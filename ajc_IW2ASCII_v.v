==> flow/design.v <==
module ajc_IW2ASCII_v (IW, Reset, Clock, ICis);
input [7:0] IW;
input Reset, Clock;
output reg [95:0] ICis;
reg [7:0] iw32, iw10, sbit;
always @ (posedge Clock) begin
iw32 = 8'h30 + {6'b000000, IW[3:2]};
iw10 = 8'h30 + {6'b000000, IW[1:0]};
if (IW[3:0] == 4'b0000) sbit = 8'h55;
else if (IW[3:0] == 4'b1000) sbit = 8'h43;
else if (IW[3:0] == 4'b0100) sbit = 8'h4E;
else if (IW[3:0] == 4'b0010) sbit = 8'h56;
else if (IW[3:0] == 4'b0001) sbit = 8'h5A;
else sbit = 8'h3f;
if (Reset == 1'b1)
	ICis = {8'h52, 8'h53, 8'h54, 8'h20};  
else case (IW[7:4])
	4'b0000 : ICis = {8'h41, 8'h44, 8'h44, 8'h20, 8'h20, 8'h52, iw32, 8'h2c, 8'h20, 8'h52, iw10, 8'h3B};  
	4'b0001 : ICis = {8'h53, 8'h55, 8'h42, 8'h20, 8'h20, 8'h52, iw32, 8'h2c, 8'h20, 8'h52, iw10, 8'h3B};  
	4'b0010 : ICis = {8'h49, 8'h4E, 8'h43, 8'h20, 8'h20, 8'h52, iw32, 8'h2c, 8'h20, 8'h23, iw10, 8'h3B};  
	4'b0011 : ICis = {8'h44, 8'h45, 8'h43, 8'h20, 8'h20, 8'h52, iw32, 8'h2c, 8'h20, 8'h23, iw10, 8'h3B};  
	4'b0100 : ICis = {8'h58, 8'h4F, 8'h52, 8'h20, 8'h20, 8'h52, iw32, 8'h2c, 8'h20, 8'h52, iw10, 8'h3B};  
	4'b0101 : ICis = {8'h41, 8'h4E, 8'h44, 8'h20, 8'h20, 8'h52, iw32, 8'h2c, 8'h20, 8'h52, iw10, 8'h3B};  
	4'b0110 : ICis = {8'h4F, 8'h52, 8'h20, 8'h20, 8'h20, 8'h52, iw32, 8'h2c, 8'h20, 8'h52, iw10, 8'h3B};  
	4'b0111 : ICis = {8'h43, 8'h50, 8'h59, 8'h20, 8'h20, 8'h52, iw32, 8'h2c, 8'h20, 8'h52, iw10, 8'h3B};  
	4'b1000 : ICis = {8'h53, 8'h48, 8'h52, 8'h41, 8'h20, 8'h52, iw32, 8'h2c, 8'h20, 8'h23, iw10, 8'h3B};  
	4'b1001 : ICis = {8'h53, 8'h48, 8'h78, 8'h20, 8'h20, 8'h52, iw32, 8'h2c, 8'h20, 8'h23, iw10, 8'h3B};  
	4'b1010 : ICis = {8'h52, 8'h78, 8'h43, 8'h20, 8'h20, 8'h52, iw32, 8'h2c, 8'h20, 8'h23, iw10, 8'h3B};  
	4'b1011 : ICis = {8'h4C, 8'h44, 8'h20, 8'h20, 8'h20, 8'h52, iw32, 8'h2c, 8'h20, 8'h4D, 8'h41, 8'h3B};  
	4'b1100 : ICis = {8'h53, 8'h54, 8'h20, 8'h20, 8'h20, 8'h52, iw32, 8'h2c, 8'h20, 8'h4D, 8'h41, 8'h3B};  
	4'b1101 : ICis = {8'h4A, 8'h55, 8'h4D, 8'h50, 8'h20, 8'h69, 8'h66, 8'h20, sbit, 8'h3D, 8'h31, 8'h3B};  
	4'b1110 : ICis = {8'h49, 8'h4E, 8'h20, 8'h52, iw32, 8'h2c, 8'h20, 8'h50, 8'h42, 8'h53, 8'h57, 8'h3B};  
	4'b1111 : ICis = {8'h4F, 8'h55, 8'h54, 8'h20, 8'h52, iw32, 8'h2c, 8'h20, 8'h4C, 8'h45, 8'h44, 8'h3B};  
	default : ICis = {8'h4E, 8'h44, 8'h45, 8'h46};  
	endcase
end
endmodule
* Reports on ajc_IW2ASCII_v *
Tool output for the design above, in the order of the flow.
Line numbers count from 1 in the design file above.
Cell names lack the library's common part.
A cell with n/a has no value.

design
  top = ajc_IW2ASCII_v
  clock input = Clock
  cell library = sky130hd
  library corner = tt_025C_1v80

* Elaborated design *
Source: Yosys, flattened and elaborated, memories not mapped. Widths are those after wreduce; folded enables and synchronous resets count as part of the registers. Registers that Yosys merges into a memory's read port (data or address) are not register bits. Print and check cells do not count. Equal cells are merged and count once.

storage and ports
  register bits after elaboration = 96
  input bits = 10
  output and inout bits = 96

cells by class
  add/subtract/negate cells = 2
  equality and inequality tests = 19
  multiplexer cells = 6
  reduce/logical cells = 2

operator list
  cell                                                                    number
  96-bit case mux with 16-bit select                                      1
  4-bit equality test (second input constant)                             9
  7-bit two-way mux                                                       5
  4-bit by 3-bit equality test with 1-bit output (second input constant)  5
  6-bit by 2-bit adder with 7-bit output (first input constant)           2
  4-bit by 2-bit equality test with 1-bit output (second input constant)  3
  4-bit by 1-bit equality test with 1-bit output (second input constant)  2
  4-bit zero test                                                         2

* Logic depth *
Depth = most cells in a row (Yosys ltp): at word level without a register or memory, in the mapped netlist without a sequential cell, where the memories' decode and read muxes count.

logic depth
  word-level depth = 7
  ABC_AREA = 0
  depth in mapped cells = 6

* Synthesis result *
Source: synth_stat.txt of the flow (Yosys; design flattened, memories mapped). It holds for the ABC_AREA given above (unset counts as 0); a run with the other value may have another netlist.

synthesis totals
  cell count = 264
  mapped area = 2457.4 um^2
  sequential part of the area = 1201.2 um^2
  flip-flops = 60
  buffers = 57

cell types
  cell type  number  area in all (um^2)
  dfxtp_1    60      1.2E+03
  buf_4      38      285.274
  a21oi_1    16      80.077
  nor2_1     21      78.826
  buf_2      13      65.062
  nand2_1    13      48.797
  nand2b_1   7       43.792
  nor3_1     8       40.038
  o21ai_0    8       40.038
  nor2b_1    6       37.536
  o21a_1     5       37.536
  a2111oi_2  2       30.029
  a21o_1     4       30.029
  or3_1      4       25.024
  buf_6      2       22.522
  nor3b_1    3       22.522
  o311a_1    2       20.019
  inv_1      5       18.768

Not listed: further types 30, cells in them 47.

* Path before layout *
Path of least setup slack by OpenSTA after synthesis, without wires, with an ideal clock, recovery checks aside; 20% of the period is set as input and as output delay. Where synthesis merged equal registers, the netlist keeps one of their names.

timing after synthesis
  kind = input-to-reg
  from = input port IW[6]
  to = register ICis[89]
  period = 1.19 ns
  input delay = 0.238 ns
  time at the first pin = 0.238 ns
  arrival = 1.118 ns
  required time = 1.087 ns
  setup slack = -0.031 ns
  delay of the path = 0.983 ns
  stages = 5
  path buffers = 2
  synthesis period reached = 1.221 ns

"delay of the path" is the arrival time less input delay plus setup time.
"stages": output pins that drive a net of the path, with the launching flip-flop's if there is one; two outputs of one cell count as two.
"synthesis period reached" is the clock period less the worst setup slack; recovery checks do not enter. This is arithmetic on one report: input and output delays are still those of the set period (20% each).
Between the ends stands the longest chain of elaborated cells between them, by number of cells; it is not shown to be the way that was timed. Of several equally long chains one is given.
Each line given opens the expression or statement behind the cell; cells for indexed reads and writes are added by Yosys, which also makes memories of some case tables.
At most two assigning lines are given for a register; there are more.

on the way, after synthesis
  cell sequence = buf_2 and2_4 buf_6 a21o_1 a2111oi_2
  cells in the longest elaborated chain = 2
  elaborated cells between the ends (all ways) = 17
  source lines of those cells = 1
  those cells by class = 15 x eq/ne; 1 x mux; 1 x reduce/logical

RTL lines, path after synthesis
  item                                RTL line  text
  start: declaration                  2         input [7:0] IW;
  4-bit equality test                 17        else case (IW[7:4])
  96-bit case mux with 16-bit select  17
  end: assignment                     16        ICis = {8'h52, 8'h53, 8'h54, 8'h20};
  end: assignment                     18        4'b0000 : ICis = {8'h41, 8'h44, 8'h44, 8'h20, 8'h20, 8'h52, iw32, 8'h2c, 8'h20, 8'h52, iw10, 8'h3B};
  end: declaration                    4         output reg [95:0] ICis;

* Path in the finished layout *
Path of least setup slack in the final report of record 1 (OpenROAD, finished layout, wires in). Where an end is a register, its clock arrival counts in the times.

timing post-layout
  kind = reg-to-output
  from = register ICis[37]
  to = output port ICis[37]
  period = 1.9 ns
  external output delay = 0.38 ns
  time at the first pin = 0.33 ns
  arrival = 1.21 ns
  required time = 1.52 ns
  setup slack = 0.31 ns
  stages = 2
  path buffers = 1

At most two assigning lines are given for a register; there are more.

on the way, post-layout
  cell sequence = dfxtp_1 clkdlybuf4s50_1
  cells in the longest elaborated chain = 0
  elaborated cells between the ends (all ways) = 0
  source lines of those cells = 0

RTL lines, path post-layout
  item                RTL line  text
  start: declaration  4         output reg [95:0] ICis;
  start: assignment   16        ICis = {8'h52, 8'h53, 8'h54, 8'h20};
  start: assignment   18        4'b0000 : ICis = {8'h41, 8'h44, 8'h44, 8'h20, 8'h20, 8'h52, iw32, 8'h2c, 8'h20, 8'h52, iw10, 8'h3B};
  end: declaration    4

Ticket comment

2 stored runs of ajc_IW2ASCII_v in the flow (synthesis by Yosys, layout by OpenROAD, sky130hd cells), in arbitrary order. Constraints: input delay and output delay 20% of the set period each, output load 0.01 pF.
By "achieved clock period (ns)" is meant the clock period of the run minus its worst setup slack. This is arithmetic on one report: input and output delays are still those of the set period (20% each).
"worst setup path time (ns)" means the part of the period allowed to the worst setup path (the constraints hold back 20% at inputs and 20% at outputs) less its slack; where the path has registers, the arrival times of their clocks count too.
"finish__power__total" rests on the timing tool's default activity at the inputs, not on a simulated workload.

settings of record 1
{
  "period_ns": 1.9,
  "CORE_UTILIZATION": 49,
  "SETUP_SLACK_MARGIN": 0.34,
  "PLACE_DENSITY_LB_ADDON": 0.3,
  "CORE_MARGIN": 10,
  "CELL_PAD_IN_SITES_DETAIL_PLACEMENT": 0,
  "TNS_END_PERCENT": 15,
  "ABC_AREA": 0,
  "GPL_ROUTABILITY_DRIVEN": 0,
  "CTS_CLUSTER_SIZE": 94,
  "SLEW_MARGIN": 25,
  "MIN_ROUTING_LAYER": "met1",
  "CAP_MARGIN": 20
}
report of record 1
yosys chip area after synthesis (um^2): 2457.4
finish__design__die__area: 8247.4
finish__design__instance__utilization: 0.7145
finish__timing__setup__ws: 0.315
finish__timing__setup__tns: 0.000
finish__timing__hold__ws: 0.763
finish__power__total: 2.795e-03
achieved clock period (ns): 1.585
worst setup path time (ns): 1.21
worst setup path kind: reg-to-output

settings of record 2
{
  "period_ns": 1.19,
  "CAP_MARGIN": 20,
  "CORE_MARGIN": 2,
  "CORE_UTILIZATION": 40,
  "SLEW_MARGIN": 20
}
report of record 2
yosys chip area after synthesis (um^2): 2457.4
finish__design__die__area: 6786.5
finish__design__instance__utilization: 0.6150
finish__timing__setup__ws: 0.021
finish__timing__setup__tns: 0.000
finish__timing__hold__ws: 0.273
finish__power__total: 4.420e-03
achieved clock period (ns): 1.169
worst setup path time (ns): 0.93
worst setup path kind: reg-to-output
