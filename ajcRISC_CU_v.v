==> flow/design.v <==
module ajcRISC_CU_v
	(Reset, Clock, IW, SR_CNVZ, 
	RST_PC, LD_PC, CNT_PC, LD_IR, LD_R0, LD_R1, LD_R2, LD_R3,
	LD_SR, LD_MABR, LD_MAXR, LD_MAR, RW, 
	LD_IPDR, LD_OPDR, SRC1_SEL, SRC2_SEL, WB_SEL, ALU_FS, crtMCis);
input Reset, Clock;
input [7:0] IW;
input [3:0] SR_CNVZ;
output reg RST_PC, LD_PC, CNT_PC, LD_IR, LD_R0, LD_R1, LD_R2, LD_R3, 
	LD_SR, LD_MABR, LD_MAXR, LD_MAR, RW, LD_IPDR, LD_OPDR;
output reg [1:0] SRC1_SEL, SRC2_SEL, WB_SEL;
output reg [3:0] ALU_FS;
output reg [2:0] crtMCis;
reg [1:0] Rsd, Rs;
reg [2:0] MC;
reg [3:0] OpCode, IW_CNVZ;
reg carry, negative, overflow, zero;
parameter [2:0] MC0=3'b000, MC1=3'b001, MC2=3'b010, MC3=3'b011, MC4=3'b100;
parameter [3:0] ADD_IC=4'b0000, SUB_IC=4'b0001, INC_IC=4'b0010, DEC_IC=4'b0011, 
		XOR_IC=4'b0100, AND_IC=4'b0101, OR_IC=4'b0110, CPY_IC=4'b0111, 
		SHRA_IC =4'b1000, SHXL_IC=4'b1001, RXC_IC=4'b1010, LD_IC=4'b1011, 
		ST_IC=4'b1100, JUMP_IC=4'b1101, IN_IC=4'b1110, OUT_IC=4'b1111;
always @ (posedge Clock) begin
OpCode = IW[7:4]; Rsd = IW[3:2]; Rs = IW[1:0];
IW_CNVZ = IW[3:0]; carry = SR_CNVZ[3]; negative = SR_CNVZ[2]; 
overflow = SR_CNVZ[1]; zero = SR_CNVZ[0];
case (Reset) 
1'b1 : begin 
	RST_PC = 1'b1; LD_PC = 1'b0; CNT_PC = 1'b0; LD_IR = 1'b0; 
	LD_R0 = 1'b0; LD_R1 = 1'b0; LD_R2 = 1'b0; LD_R3 = 1'b0;
	LD_SR = 1'b0; ALU_FS = 4'b0000;
	LD_MABR = 1'b0; LD_MAXR = 1'b0; LD_MAR = 1'b0; RW = 1'b0; 
	LD_IPDR = 1'b0; LD_OPDR = 1'b0;
	SRC1_SEL = 2'b00; SRC2_SEL = 2'b00; WB_SEL = 2'b00;
	crtMCis = MC0; MC = MC0; end
1'b0 : begin
	case (MC)
		MC0: begin
	RST_PC = 1'b0; LD_PC = 1'b0; CNT_PC = 1'b1; LD_IR = 1'b1; 
	LD_R0 = 1'b0; LD_R1 = 1'b0; LD_R2 = 1'b0; LD_R3 = 1'b0;
	LD_SR = 1'b0; ALU_FS = 4'b0000; 
	LD_MABR = 1'b0; LD_MAXR = 1'b0; LD_MAR = 1'b0; RW = 1'b0; 
	LD_IPDR = 1'b0; LD_OPDR = 1'b0;
	SRC1_SEL = 2'b00; SRC2_SEL = 2'b00; WB_SEL = 2'b00;
	crtMCis = MC0; MC = MC1; end
		MC1: begin
	RST_PC = 1'b0; LD_PC = 1'b0; CNT_PC = 1'b0; LD_IR = 1'b0; 
	LD_R0 = 1'b0; LD_R1 = 1'b0; LD_R2 = 1'b0; LD_R3 = 1'b0;
	LD_SR = 1'b0; ALU_FS = 4'b0000;
	LD_MABR = 1'b0; LD_MAXR = 1'b0; LD_MAR = 1'b0; RW = 1'b0; 
	LD_IPDR = 1'b0; LD_OPDR = 1'b0;
	SRC1_SEL = 2'b00; SRC2_SEL = 2'b00; WB_SEL = 2'b00;
	crtMCis = MC1; MC = MC2; end
		MC2: begin
			case (OpCode)
		ADD_IC, SUB_IC, INC_IC, DEC_IC, XOR_IC, AND_IC, OR_IC, 
		SHRA_IC, SHXL_IC, RXC_IC: begin
	RST_PC = 1'b0; LD_PC = 1'b0; CNT_PC = 1'b0; LD_IR = 1'b0; 
	LD_R0 = 1'b0; LD_R1 = 1'b0; LD_R2 = 1'b0; LD_R3 = 1'b0;
	case(Rsd)
	2'b00 : begin
	LD_R0 = 1'b1;
	end 2'b01 : begin
	LD_R1 = 1'b1; 
	end 2'b10 : begin
	LD_R2 = 1'b1; 
	end 2'b11 : begin
	LD_R3 = 1'b1;
	end default begin 
	LD_R0 = 1'b0; LD_R1 = 1'b0; LD_R2 = 1'b0; LD_R3 = 1'b0; end
	endcase
	LD_SR = 1'b1; ALU_FS = OpCode;
	LD_MABR = 1'b0; LD_MAXR = 1'b0; LD_MAR = 1'b0; RW = 1'b0; 
	LD_IPDR = 1'b0; LD_OPDR = 1'b0;
	SRC1_SEL = Rsd; SRC2_SEL = Rs; WB_SEL = 2'b00;
	crtMCis = MC2; MC = MC0; end
		CPY_IC : begin
	RST_PC = 1'b0; LD_PC = 1'b0; CNT_PC = 1'b0; LD_IR = 1'b0; 
	LD_R0 = 1'b0; LD_R1 = 1'b0; LD_R2 = 1'b0; LD_R3 = 1'b0;
	case(Rsd)
	2'b00 : begin
	LD_R0 = 1'b1;
	end 2'b01 : begin
	LD_R1 = 1'b1; 
	end 2'b10 : begin
	LD_R2 = 1'b1; 
	end 2'b11 : begin
	LD_R3 = 1'b1;
	end default begin 
	LD_R0 = 1'b0; LD_R1 = 1'b0; LD_R2 = 1'b0; LD_R3 = 1'b0; end
	endcase
	LD_SR = 1'b0; ALU_FS = OpCode;
	LD_MABR = 1'b0; LD_MAXR = 1'b0; LD_MAR = 1'b0; RW = 1'b0; 
	LD_IPDR = 1'b0; LD_OPDR = 1'b0;
	SRC1_SEL = Rs; SRC2_SEL = 2'b00; WB_SEL = 2'b00;
	crtMCis = MC2; MC = MC0; end
		LD_IC, ST_IC, JUMP_IC : begin
	RST_PC = 1'b0; LD_PC = 1'b0; CNT_PC = 1'b1; LD_IR = 1'b0; 
	LD_R0 = 1'b0; LD_R1 = 1'b0; LD_R2 = 1'b0; LD_R3 = 1'b0;
	LD_SR = 1'b0; ALU_FS = 4'b0000;
	LD_MABR = 1'b1; LD_MAXR = 1'b1; LD_MAR = 1'b0; RW = 1'b0; 
	LD_IPDR = 1'b0; LD_OPDR = 1'b0;
	SRC1_SEL = Rs; SRC2_SEL = 2'b00; WB_SEL = 2'b00;
	crtMCis = MC2; MC = MC3; end
		IN_IC : begin
	RST_PC = 1'b0; LD_PC = 1'b0; CNT_PC = 1'b0; LD_IR = 1'b0; 
	LD_R0 = 1'b0; LD_R1 = 1'b0; LD_R2 = 1'b0; LD_R3 = 1'b0;
	LD_SR = 1'b0; ALU_FS = 4'b0000;
	LD_MABR = 1'b0; LD_MAXR = 1'b0; LD_MAR = 1'b0; RW = 1'b0; 
	LD_IPDR = 1'b1; LD_OPDR = 1'b0;
	SRC1_SEL = Rsd; SRC2_SEL = 2'b00; WB_SEL = 2'b10;
	crtMCis = MC2; MC = MC3; end
		OUT_IC : begin
	RST_PC = 1'b0; LD_PC = 1'b0; CNT_PC = 1'b0; LD_IR = 1'b0; 
	LD_R0 = 1'b0; LD_R1 = 1'b0; LD_R2 = 1'b0; LD_R3 = 1'b0;
	LD_SR = 1'b0; ALU_FS = 4'b0000;
	LD_MABR = 1'b0; LD_MAXR = 1'b0; LD_MAR = 1'b0; RW = 1'b0; 
	LD_IPDR = 1'b0; LD_OPDR = 1'b1;
	SRC1_SEL = Rsd; SRC2_SEL = 2'b00; WB_SEL = 2'b00;
	crtMCis = MC2; MC = MC0; end 
		default: begin
	RST_PC = 1'b0; LD_PC = 1'b0; CNT_PC = 1'b0; LD_IR = 1'b0; 
	LD_R0 = 1'b0; LD_R1 = 1'b0; LD_R2 = 1'b0; LD_R3 = 1'b0;
	LD_SR = 1'b0; 
	LD_MABR = 1'b0; LD_MAXR = 1'b0; LD_MAR = 1'b0; RW = 1'b0; ALU_FS = 4'b0000;
	LD_IPDR = 1'b0; LD_OPDR = 1'b0;
	SRC1_SEL = 2'b00; SRC2_SEL = 2'b00; WB_SEL = 2'b00;
	crtMCis = MC2; MC = MC0; end
			endcase end
		MC3: begin
			case (OpCode)
		LD_IC : begin
	RST_PC = 1'b0; LD_PC = 1'b0; CNT_PC = 1'b0; LD_IR = 1'b0; 
	LD_R0 = 1'b0; LD_R1 = 1'b0; LD_R2 = 1'b0; LD_R3 = 1'b0;
	LD_SR = 1'b0; ALU_FS = 4'b0000;
	LD_MABR = 1'b0; LD_MAXR = 1'b0; LD_MAR = 1'b1; RW = 1'b0; 
	LD_IPDR = 1'b1; LD_OPDR = 1'b0;
	SRC1_SEL = 2'b00; SRC2_SEL = 2'b00; WB_SEL = 2'b00;
	crtMCis = MC3; MC = MC4; end
		ST_IC : begin
	RST_PC = 1'b0; LD_PC = 1'b0; CNT_PC = 1'b0; LD_IR = 1'b0; 
	LD_R0 = 1'b0; LD_R1 = 1'b0; LD_R2 = 1'b0; LD_R3 = 1'b0;
	LD_SR = 1'b0; ALU_FS = 4'b0000;
	LD_MABR = 1'b0; LD_MAXR = 1'b0; LD_MAR = 1'b1; RW = 1'b0; 
	LD_IPDR = 1'b0; LD_OPDR = 1'b1;
	SRC1_SEL = Rsd; SRC2_SEL = 2'b00; WB_SEL = 2'b00;
	crtMCis = MC3; MC = MC4; end
		JUMP_IC : begin
	RST_PC = 1'b0; LD_PC = 1'b0; CNT_PC = 1'b0; LD_IR = 1'b0; 
	LD_R0 = 1'b0; LD_R1 = 1'b0; LD_R2 = 1'b0; LD_R3 = 1'b0;
	LD_SR = 1'b0; ALU_FS = 4'b0000;
	LD_MABR = 1'b0; LD_MAXR = 1'b0; LD_MAR = 1'b1; RW = 1'b0; 
	LD_IPDR = 1'b0; LD_OPDR = 1'b0;
	SRC1_SEL = Rsd; SRC2_SEL = 2'b00; WB_SEL = 2'b00;
	crtMCis = MC3; MC = MC4; end
		IN_IC : begin
	RST_PC = 1'b0; LD_PC = 1'b0; CNT_PC = 1'b0; LD_IR = 1'b0; 
				case (Rsd)
					2'b00 : begin
	LD_R0 = 1'b1; LD_R1 = 1'b0; LD_R2 = 1'b0; LD_R3 = 1'b0; end
					2'b01 : begin
	LD_R0 = 1'b0; LD_R1 = 1'b1; LD_R2 = 1'b0; LD_R3 = 1'b0; end
					2'b10 : begin
	LD_R0 = 1'b0; LD_R1 = 1'b0; LD_R2 = 1'b1; LD_R3 = 1'b0; end
					2'b11 : begin
	LD_R0 = 1'b0; LD_R1 = 1'b0; LD_R2 = 1'b0; LD_R3 = 1'b1; end
				endcase	
	LD_SR = 1'b0; ALU_FS = 4'b0000;
	LD_MABR = 1'b0; LD_MAXR = 1'b0; LD_MAR = 1'b0; RW = 1'b0; 
	LD_IPDR = 1'b0; LD_OPDR = 1'b0;
	SRC1_SEL = Rsd; SRC2_SEL = 2'b00; WB_SEL = 2'b10;
	crtMCis = MC3; MC = MC0; end
		default: begin
	RST_PC = 1'b0; LD_PC = 1'b0; CNT_PC = 1'b0; LD_IR = 1'b0; 
	LD_R0 = 1'b0; LD_R1 = 1'b0; LD_R2 = 1'b0; LD_R3 = 1'b0;
	LD_SR = 1'b0; ALU_FS = 4'b0000;
	LD_MABR = 1'b0; LD_MAXR = 1'b0; LD_MAR = 1'b0; RW = 1'b0; 
	LD_IPDR = 1'b0; LD_OPDR = 1'b0;
	SRC1_SEL = 2'b00; SRC2_SEL = 2'b00; WB_SEL = 2'b00;
	crtMCis = MC3; MC = MC0; end
			endcase end
		MC4: begin
			case (OpCode)
		LD_IC : begin
	RST_PC = 1'b0; LD_PC = 1'b0; CNT_PC = 1'b0; LD_IR = 1'b0; 
				case (Rsd)
					2'b00 : begin
	LD_R0 = 1'b1; LD_R1 = 1'b0; LD_R2 = 1'b0; LD_R3 = 1'b0; end
					2'b01 : begin
	LD_R0 = 1'b0; LD_R1 = 1'b1; LD_R2 = 1'b0; LD_R3 = 1'b0; end
					2'b10 : begin
	LD_R0 = 1'b0; LD_R1 = 1'b0; LD_R2 = 1'b1; LD_R3 = 1'b0; end
					2'b11 : begin
	LD_R0 = 1'b0; LD_R1 = 1'b0; LD_R2 = 1'b0; LD_R3 = 1'b1; end
				endcase	
	LD_SR = 1'b0; ALU_FS = 4'b0000;
	LD_MABR = 1'b0; LD_MAXR = 1'b0; LD_MAR = 1'b0; RW = 1'b0; 
	LD_IPDR = 1'b0; LD_OPDR = 1'b0;
	SRC1_SEL = Rsd; SRC2_SEL = 2'b00; WB_SEL = 2'b01;
	crtMCis = MC4; MC = MC0; end
		ST_IC : begin
	RST_PC = 1'b0; LD_PC = 1'b0; CNT_PC = 1'b0; LD_IR = 1'b0; 
	LD_R0 = 1'b0; LD_R1 = 1'b0; LD_R2 = 1'b0; LD_R3 = 1'b0;
	LD_SR = 1'b0; ALU_FS = 4'b0000;
	LD_MABR = 1'b0; LD_MAXR = 1'b0; LD_MAR = 1'b0; RW = 1'b1; 
	LD_IPDR = 1'b0; LD_OPDR = 1'b0;
	SRC1_SEL = Rsd; SRC2_SEL = 2'b00; WB_SEL = 2'b01;
	crtMCis = MC4; MC = MC0; end
		JUMP_IC : begin
			case (IW_CNVZ)
	4'b0000 : begin LD_PC = 1'b1; end
	4'b1000 : begin if (carry    == 1'b1) LD_PC = 1'b1; else LD_PC = 1'b0; end
	4'b0100 : begin if (negative == 1'b1) LD_PC = 1'b1; else LD_PC = 1'b0; end
	4'b0010 : begin if (overflow == 1'b1) LD_PC = 1'b1; else LD_PC = 1'b0; end
	4'b0001 : begin if (zero     == 1'b1) LD_PC = 1'b1; else LD_PC = 1'b0; end
	default : LD_PC = 1'b0; endcase
	RST_PC = 1'b0; CNT_PC = 1'b0; LD_IR = 1'b0; 
	LD_R0 = 1'b0; LD_R1 = 1'b0; LD_R2 = 1'b0; LD_R3 = 1'b0;
	LD_SR = 1'b0; ALU_FS = 4'b0000;
	LD_MABR = 1'b0; LD_MAXR = 1'b0; LD_MAR = 1'b0; RW = 1'b0; 
	LD_IPDR = 1'b0; LD_OPDR = 1'b0;
	SRC1_SEL = Rsd; SRC2_SEL = 2'b00; WB_SEL = 2'b01;
	crtMCis = MC4; MC = MC0; end 
		default: begin
	RST_PC = 1'b0; LD_PC = 1'b0; CNT_PC = 1'b0; LD_IR = 1'b0; 
	LD_R0 = 1'b0; LD_R1 = 1'b0; LD_R2 = 1'b0; LD_R3 = 1'b0;
	LD_SR = 1'b0; ALU_FS = 4'b0000;
	LD_MABR = 1'b0; LD_MAXR = 1'b0; LD_MAR = 1'b0; RW = 1'b0; 
	LD_IPDR = 1'b0; LD_OPDR = 1'b0;
	SRC1_SEL = 2'b00; SRC2_SEL = 2'b00; WB_SEL = 2'b00;
	crtMCis = MC4; MC = MC0; end
			endcase end
	endcase end 
	endcase end
endmodule
# From RTL to reports: ajcRISC_CU_v
# The steps from the RTL of ajcRISC_CU_v to its reports follow in flow order.
# Lines are those of the file above, counted from 1.
# Library cell names are shortened.
# Not given: --
[inputs] top_module="ajcRISC_CU_v" clock_port="Clock" library="sky130hd" corner="tt_025C_1v80"

# Elaborated design
# Counts by Yosys on the flattened word-level netlist (proc, flatten, opt, wreduce; memories kept). Register bits leave out memories and registers merged into their read ports (data or address). Print and check cells are left out.
[classes] eq_ne=32 n_mux=81 logic=1 reduce_and_logical=27
[op_table] cell="parallel mux 1 bit (select 2 bit)" count=29
[op_table] cell="equality test 4 bit with constant B" count=9
[op_table] cell="OR reduction 15 bit" count=2
[op_table] cell="parallel mux 3 bit (select 5 bit)" count=2
[op_table] cell="parallel mux 2 bit (select 2 bit)" count=7
[op_table] cell="OR reduction 3 bit" count=9
[op_table] cell="OR reduction 12 bit" count=2
[op_table] cell="parallel mux 4 bit (select 2 bit)" count=3
[op_table] cell="parallel mux 1 bit (select 3 bit)" count=7
[op_table] cell="equality test 4 x 3 -> 1 bit with constant B" count=5
[op_table] cell="two-way mux 1 bit" count=18
[op_table] cell="parallel mux 3 bit (select 2 bit)" count=3
[op_table] cell="OR reduction 16 bit" count=1
[op_table] cell="parallel mux 2 bit (select 4 bit)" count=2
[op_table] cell="parallel mux 1 bit (select 4 bit)" count=4
[op_table] cell="OR reduction 13 bit" count=1
[op_table] cell="equality test 4 x 2 -> 1 bit with constant B" count=3
[op_table] cell="!= test 4 bit with constant B" count=3
[op_table] cell="OR reduction 4 bit" count=3
[op_table] cell="OR reduction 11 bit" count=1
[op_table] cell="OR reduction 10 bit" count=1
[op_table] cell="equality test 4 x 1 -> 1 bit with constant B" count=2
[op_table] cell="zero test 4 bit" count=2
[op_table] cell="equality test 3 x 2 -> 1 bit with constant B" count=2
[op_table] cell="!= test 6 bit with constant B" count=1
[op_table] cell="OR reduction 6 bit" count=1
[op_table] cell="two-way mux 3 bit" count=2
[op_table] cell="two-way mux 2 bit" count=3
# Other operator kinds: 12; their cells: 13.
[word_totals] regBits=30 input_bits=14 output_inout_bits=28 wordCells=161

# Logic depth
# Yosys ltp: most cells in a row. Word level: on the elaborated netlist, between registers, memories and ports. Mapped: between sequential cells and ports; inverters and the memories' decode and read muxes count.
[depth] ltp_word=6 abc_area=0 ltp_mapped=5 mapped_depth_nobuf=4

# Mapped cells and area
# The flow's flattened synthesis, as Yosys stat reports it; memories are mapped. The netlist is that of the ABC_AREA named above (0 if unset); the other value can give another one.
[types] cell_type="edfxtp_1" count=27 area_total_um2=810.778
[types] cell_type="dfxtp_1" count=5 area_total_um2=100.096
[types] cell_type="nand2b_1" count=11 area_total_um2=68.816
[types] cell_type="nor3_1" count=10 area_total_um2=50.048
[types] cell_type="nor2_1" count=12 area_total_um2=45.043
[types] cell_type="inv_1" count=9 area_total_um2=33.782
[types] cell_type="o21ai_0" count=5 area_total_um2=25.024
[types] cell_type="or3_4" count=2 area_total_um2=22.522
[types] cell_type="a21oi_1" count=4 area_total_um2=20.019
[types] cell_type="buf_2" count=4 area_total_um2=20.019
[types] cell_type="mux2i_1" count=2 area_total_um2=20.019
[types] cell_type="a31oi_1" count=3 area_total_um2=18.768
[types] cell_type="and3_1" count=3 area_total_um2=18.768
[types] cell_type="o22ai_1" count=3 area_total_um2=18.768
[types] cell_type="nor3_4" count=1 area_total_um2=16.266
[types] cell_type="a21o_1" count=2 area_total_um2=15.014
[types] cell_type="nand3b_1" count=2 area_total_um2=15.014
[types] cell_type="and2_1" count=2 area_total_um2=12.512
# Not listed: further types 18, cells in them 24.
[synth_totals] stdcells=131 area_mm2=0.0015002 seqArea_mm2=0.0009109 flip_flops=32 n_buf=8

# Path before layout
# Source: OpenSTA report_checks on the synthesized netlist (no wires, ideal clock, input and output delay 20% of the period each), path of least setup slack; recovery checks are left aside. Register names are those of the netlist, which keeps one name where synthesis merged equal registers.
[synth_path] kind="in2reg" startpoint="input port Reset" endpoint="register ALU_FS[0]" tclk_ps=2410 in_delay_ps=482 setup_ps=311 t_first_pin_ps=482 arrival_ps=1299 required_time_ps=2099 path_slack_ps=799 delay_ps=1128 stages=3 n_path_buf=0 period_less_setup_slack_ps=1611
# "delay_ps" = arrival - input delay + setup time.
# "stages" counts driving pins, that of a launching flip-flop among them; a cell with two outputs on the path counts twice.
# "period_less_setup_slack_ps" is the clock period less the worst setup slack; recovery checks do not enter. This is arithmetic on one report: input and output delays are still those of the set period (20% each).
# The rows between start and end are the longest chain of elaborated cells between them; the timing report does not say that the signal goes this way. Where chains are equally long, one stands for them.
# Each line given opens the expression or statement behind the cell; cells for indexed reads and writes are added by Yosys, which also makes memories of some case tables.
# A register here has more assigning lines than the two given.
# The path ends at the enable pin of a flip-flop; only ways to that pin are counted.
[synth_via] path_cell_list="or3_4 -> nor3_4 -> nand2b_1" elab_chain_len=2 cone_cells=2 cone_lines=1 classes_between="eq/ne (1); logic (1)"
[synth_lines] element="from (decl)" line=6 rtl="input Reset, Clock;"
[synth_lines] element="NOT 1 bit" line=27 rtl="case (Reset)"
[synth_lines] element="!= test 3 bit"
[synth_lines] element="to (assign)" line=31 rtl="LD_SR = 1'b0; ALU_FS = 4'b0000;"
[synth_lines] element="to (assign)" line=41 rtl="LD_SR = 1'b0; ALU_FS = 4'b0000;"
[synth_lines] element="to (decl)" line=12 rtl="output reg [3:0] ALU_FS;"

# Path in the finished layout
# Path of least setup slack in the final report of stored run 2 (OpenROAD, finished layout, wires in). Where an end is a register, its clock arrival counts in the times.
# The path's times are printed in steps of 10 ps; the period is the one set.
[layout_path] kind="reg2reg" startpoint="register MC" endpoint="register SRC1_SEL[0]" tclk_ps=1230 setup_ps=250 t_first_pin_ps=280 arrival_ps=1540 required_time_ps=1260 path_slack_ps=-280 stages=6 n_path_buf=2
# Where an end lacks its bit number, it is one bit of the signal, or one of the new flip-flops if synthesis recoded a state register.
# The rows between start and end are the longest chain of elaborated cells between them; the timing report does not say that the signal goes this way. Where chains are equally long, one stands for them.
# A register here has more assigning lines than the two given.
# The path ends at the enable pin of a flip-flop; only ways to that pin are counted.
[layout_via] path_cell_list="dfxtp_1 -> or3_4 -> nor3_4 -> buf_6 -> buf_6 -> nand2b_4" elab_chain_len=3 cone_cells=7 cone_lines=1 classes_between="eq/ne (5); reduce/logical (2)"
[layout_lines] element="from (decl)" line=15 rtl="reg [2:0] MC;"
[layout_lines] element="from (assign)" line=35 rtl="crtMCis = MC0; MC = MC0; end"
[layout_lines] element="from (assign)" line=45 rtl="crtMCis = MC0; MC = MC1; end"
[layout_lines] element="equality test 3 x 1 -> 1 bit" line=37 rtl="case (MC)"
[layout_lines] element="OR reduction 2 bit"
[layout_lines] element="!= test 5 bit"
[layout_lines] element="to (assign)" line=34 rtl="SRC1_SEL = 2'b00; SRC2_SEL = 2'b00; WB_SEL = 2'b00;"
[layout_lines] element="to (assign)" line=44 rtl="SRC1_SEL = 2'b00; SRC2_SEL = 2'b00; WB_SEL = 2'b00;"
[layout_lines] element="to (decl)" line=11 rtl="output reg [1:0] SRC1_SEL, SRC2_SEL, WB_SEL;"

Top module ajcRISC_CU_v; platform sky130hd; tools Yosys and OpenROAD; 2 stored runs in no particular order. Input and output delays are each 20% of the period that was set; the output load is 0.01 pF.
By "period_reached_ps" is meant the clock period of the run minus its worst setup slack. This is arithmetic on one report: input and output delays are still those of the set period (20% each).
"worst_setup_path_time_ps" = time allowed to the worst setup path (clock period - input delay - output delay, where it has them) - its slack; a late launch clock adds to it, a late capture clock takes from it.
By "final_power_w" is meant OpenSTA's value without simulated activity: inputs other than the clock are taken to toggle once in ten clock periods, and the tool carries that through the logic.
"worst_setup_path_time_ps" is given in steps of 10 ps.

[flow] stored run 1: files
==> flow/run.sh <==
#!/bin/bash
# the make line also repeats the synthesis and layout settings of config.mk as NAME=value (left out here)
make -C /OpenROAD-flow-scripts/flow DESIGN_CONFIG=/design/flow/config.mk WORK_HOME=/design/flow/orfs CLKGATE_MAP_FILE= finish
==> flow/config.mk <==
export PLATFORM = sky130hd
export DESIGN_NAME = ajcRISC_CU_v
export DESIGN_NICKNAME = ajcRISC_CU_v
export VERILOG_FILES = /design/flow/design.v
export SDC_FILE = /design/flow/constraint.sdc
export NUM_CORES = 4
export LEC_CHECK = 0
export CAP_MARGIN = 30
export CELL_PAD_IN_SITES_GLOBAL_PLACEMENT = 2
export CORE_ASPECT_RATIO = 1.37
export CORE_MARGIN = 2
export CORE_UTILIZATION = 54
export PLACE_DENSITY = 0.85
export SLEW_MARGIN = 20
==> flow/constraint.sdc <==
create_clock -name core_clock -period 1.48 [get_ports {Clock}]
set_input_delay 0.2960 -clock core_clock [delete_from_list [all_inputs] [get_ports {Clock}]]
set_output_delay 0.2960 -clock core_clock [all_outputs]
set_load 0.01 [all_outputs]

[flow] stored run 1: no final report: placement broke off with GPL-0301

[flow] stored run 2: files
==> flow/run.sh <==
#!/bin/bash
# the make line also repeats the synthesis and layout settings of config.mk as NAME=value (left out here)
make -C /OpenROAD-flow-scripts/flow DESIGN_CONFIG=/design/flow/config.mk WORK_HOME=/design/flow/orfs CLKGATE_MAP_FILE= finish
==> flow/config.mk <==
export PLATFORM = sky130hd
export DESIGN_NAME = ajcRISC_CU_v
export DESIGN_NICKNAME = ajcRISC_CU_v
export VERILOG_FILES = /design/flow/design.v
export SDC_FILE = /design/flow/constraint.sdc
export NUM_CORES = 4
export LEC_CHECK = 0
export CAP_MARGIN = 20
export CORE_MARGIN = 2
export CORE_UTILIZATION = 40
export SLEW_MARGIN = 20
==> flow/constraint.sdc <==
create_clock -name core_clock -period 1.23 [get_ports {Clock}]
set_input_delay 0.2460 -clock core_clock [delete_from_list [all_inputs] [get_ports {Clock}]]
set_output_delay 0.2460 -clock core_clock [all_outputs]
set_load 0.01 [all_outputs]

[flow] stored run 2: metrics
[metrics] die_footprint_mm2 = 0.0042563
[metrics] stdcell_area_mm2 = 0.0025287
[metrics] setup_tns_ps = -9735
[metrics] synth_chip_area_mm2 = 0.0015002
[metrics] worst_setup_path_time_ps = 1510
[metrics] worst_setup_path_type = reg2reg
[metrics] ws_setup_ps = -281
[metrics] period_reached_ps = 1511
[metrics] final_power_w = 0.002691
